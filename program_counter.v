==> flow/design.v <==
module program_counter(
  clk,
  pc_control,
  jump_offset,
  pc,
startup);
  input clk;
  input [7:0] pc_control;
  input [7:0] jump_offset;
  input startup;
  wire [7:0] pc_update;
  output [7:0] pc;
  reg [7:0] pc;
  wire [7:0] offset;
  assign pc_update = pc + 1 + (pc_control & jump_offset);
  always @ (posedge clk)
    begin 
      if (startup == 1) begin 
        pc <= 8'b0;
    	end else
          pc <= pc_update;
  end 
endmodule
## Step by step through the tools: program_counter

Tool output for the design above, in the order of the flow.
Lines are those of the file above, counted from 1.
Operators carry their Yosys type and port widths (W data, S select, Z words).
Library cell names are shortened.
The mark n/a stands for no value.

| design | value |
|---|---|
| top | program_counter |
| clock input | clk |
| standard-cell library | sky130hd |
| corner | tt_025C_1v80 |

## Word level

Counts by Yosys on the flattened word-level netlist (proc, flatten, opt, wreduce; memories kept). Register bits leave out memories and registers merged into their read ports (data or address); mux counts leave out enables and synchronous resets folded into registers. Print and check cells are left out. Cells with the same type and inputs are merged into one.

| bit counts | value |
|---|---|
| word-level cells | 4 |
| output and inout bits | 8 |
| input port bits | 18 |
| flip-flop bits (word level) | 8 |

| cells by class | value |
|---|---|
| $add $sub $neg | 2 |
| bitwise operators | 1 |

Operator list:

| operator | number |
|---|---|
| $add A8 B1 Y8 const B | 1 |
| $add A8 B8 Y8 | 1 |
| $and A8 B8 Y8 | 1 |

## Longest topological paths

Longest topological path by Yosys (ltp), each cell counted once; first at word level (registers and memories cut), then after technology mapping (sequential cells cut; the memories' decode and read muxes count).

| depth | value |
|---|---|
| word-level depth | 2 |
| ABC_AREA | 0 |
| depth in mapped cells | 7 |
| depth with buffers taken out | 7 |

## Synthesis result

Yosys stat after the flow's synthesis: flattened, memories mapped to cells. It holds for the ABC_AREA given above (unset counts as 0); a run with the other value may have another netlist.
The area totals of this step are shown rounded.

| synthesis totals | value |
|---|---|
| buffers | 1 |
| flip-flops | 8 |
| sequential part of the area | 0.00016 mm2 |
| chip area (Yosys) | 0.000583 mm2 |
| mapped cells | 67 |

Cell types:

| cell | number |
|---|---|
| dfxtp_1 | 8 |
| ha_1 | 7 |
| and2_1 | 6 |
| nor3_1 | 5 |
| fa_1 | 1 |
| nand2b_1 | 3 |
| inv_1 | 4 |
| nand2_1 | 4 |
| nor2_1 | 4 |
| nor3b_1 | 2 |
| o21a_1 | 2 |
| o21ai_0 | 3 |
| nor2b_4 | 1 |
| mux2_2 | 1 |
| a21oi_1 | 2 |
| o211a_1 | 1 |
| o31a_2 | 1 |
| a21oi_2 | 1 |

Not listed: further types 11, cells in them 11.

## Path before layout

Path of least setup slack by OpenSTA after synthesis, without wires, with an ideal clock, recovery checks aside; 20% of the period is set as input and as output delay. Where synthesis merged equal registers, the netlist keeps one of their names.

| path after synthesis | value |
|---|---|
| kind | input to register |
| start point | in pc_control[4] |
| end point | reg pc[7] |
| buffers on the path | 0 |
| library setup time | 0.121 ns |
| required time | 1.539 ns |
| delay of the path | 1.322 ns |
| input delay | 0.332 ns |
| slack | 0.006 ns |
| clock period | 1.66 ns |
| stages | 6 |
| time at the first pin | 0.332 ns |
| arrival | 1.533 ns |
| period reached after synthesis | 1.654 ns |

"delay of the path" is the arrival time less input delay plus setup time.
"stages": output pins that drive a net of the path, with the launching flip-flop's if there is one; two outputs of one cell count as two.
"period reached after synthesis" is the clock period less the worst setup slack; recovery checks do not enter. This is arithmetic on one report: input and output delays are still those of the set period (20% each).
The rows between start and end are the longest chain of elaborated cells between them; the timing report does not say that the signal goes this way. Where chains are equally long, one stands for them.
Each line given opens the expression or statement behind the cell; cells for indexed reads and writes are added by Yosys, which also makes memories of some case tables.

| between the ends, after synthesis | value |
|---|---|
| cells stage by stage | and2_1 ha_1 a21oi_1 o21ai_0 a41oi_1 mux2_2 |
| length of the longest elaborated chain | 2 |

RTL lines, path after synthesis:

| what | line | RTL |
|---|---|---|
| from (decl) | 8 | `input [7:0] pc_control;` |
| $and A8 B8 Y8 | 15 | `assign pc_update = pc + 1 + (pc_control & jump_offset);` |
| $add A8 B8 Y8 | 15 |  |
| to (assign) | 19 | `pc <= 8'b0;` |
| to (assign) | 21 | `pc <= pc_update;` |
| to (decl) | 12 | `output [7:0] pc;` |

## Path in the finished layout

Path of least setup slack in the final report of run A (OpenROAD, finished layout, wires in). Where an end is a register, its clock arrival counts in the times.

| path after layout | value |
|---|---|
| kind | register to register |
| start point | reg pc[0] |
| end point | reg pc[6] |
| arrival | 1.74 ns |
| stages | 8 |
| clock period | 1.24 ns |
| library setup time | 0.11 ns |
| slack | -0.35 ns |
| required time | 1.39 ns |
| buffers on the path | 0 |
| time at the first pin | 0.26 ns |

The rows between start and end are the longest chain of elaborated cells between them; the timing report does not say that the signal goes this way. Where chains are equally long, one stands for them.

| between the ends, after layout | value |
|---|---|
| cells stage by stage | dfxtp_2 inv_2 ha_4 fa_2 nor2b_4 o31a_2 o21ai_2 nor3b_2 |
| length of the longest elaborated chain | 2 |

RTL lines, path after layout:

| what | line | RTL |
|---|---|---|
| from (decl) | 12 | `output [7:0] pc;` |
| from (assign) | 19 | `pc <= 8'b0;` |
| from (assign) | 21 | `pc <= pc_update;` |
| $add A8 B1 Y8 | 15 | `assign pc_update = pc + 1 + (pc_control & jump_offset);` |
| $add A8 B8 Y8 | 15 |  |
| to (assign) | 19 |  |
| to (assign) | 21 |  |
| to (decl) | 12 |  |

Measured data: module program_counter, platform sky130hd, 2 stored runs of the flow under differing settings, order arbitrary. Input and output delays are each 20% of the period that was set; the output load is 0.01 pF.
By "period reached" is meant the clock period of the run minus its worst setup slack. This is arithmetic on one report: input and output delays are still those of the set period (20% each).
"time used up by the worst setup path": the worst setup path's part of the clock period (all of it between registers, 20% less for each end at a port) less its slack. A launch clock that arrives late makes it longer, a capture clock that arrives late makes it shorter.
"overall power" is the tool's figure for a default switching activity; nothing was simulated.
Values from the reports are rounded here.
Settings: n/a = not set for that run.
Results: n/a = not shown.

| run name | period_ns | CORE_UTILIZATION | CORE_ASPECT_RATIO | CELL_PAD_IN_SITES_DETAIL_PLACEMENT | ABC_AREA | GPL_ROUTABILITY_DRIVEN | CTS_CLUSTER_DIAMETER | CAP_MARGIN | SLEW_MARGIN | MIN_ROUTING_LAYER | CORE_MARGIN | SETUP_SLACK_MARGIN | PLACE_DENSITY_LB_ADDON | HOLD_SLACK_MARGIN | GPL_TIMING_DRIVEN | MAX_ROUTING_LAYER | time used up by the worst setup path (ns) | worst path kind | smallest hold slack (ns) | setup slack of the worst path (ns) | die outline area (mm2) | synthesis area (mm2) | standard-cell area after layout (mm2) | setup TNS (ns) | period reached (ns) | overall power (mW) | post-route utilization |
|---|---|---|---|---|---|---|---|---|---|---|---|---|---|---|---|---|---|---|---|---|---|---|---|---|---|---|---|
| run A | 1.24 | 31 | 0.74 | 1 | 0 | 1 | 375 | 15 | 35 | met1 | 2 | n/a | n/a | n/a | n/a | n/a | 1.59 | register to register | 0.489 | -0.346 | 0.00225 | 0.000583 | 0.00118 | -1.20 | 1.586 | 1.51 | 0.671 |
| run B | 1.51 | 39 | 1.75 | n/a | 0 | n/a | n/a | 20 | 15 | n/a | 6 | 0.4 | 0.29 | 0.25 | 1 | met5 | n/a | n/a | n/a | n/a | n/a | n/a | n/a | n/a | n/a | n/a | n/a |

Run B: did not finish, floorplanning stopped with PDN-0185
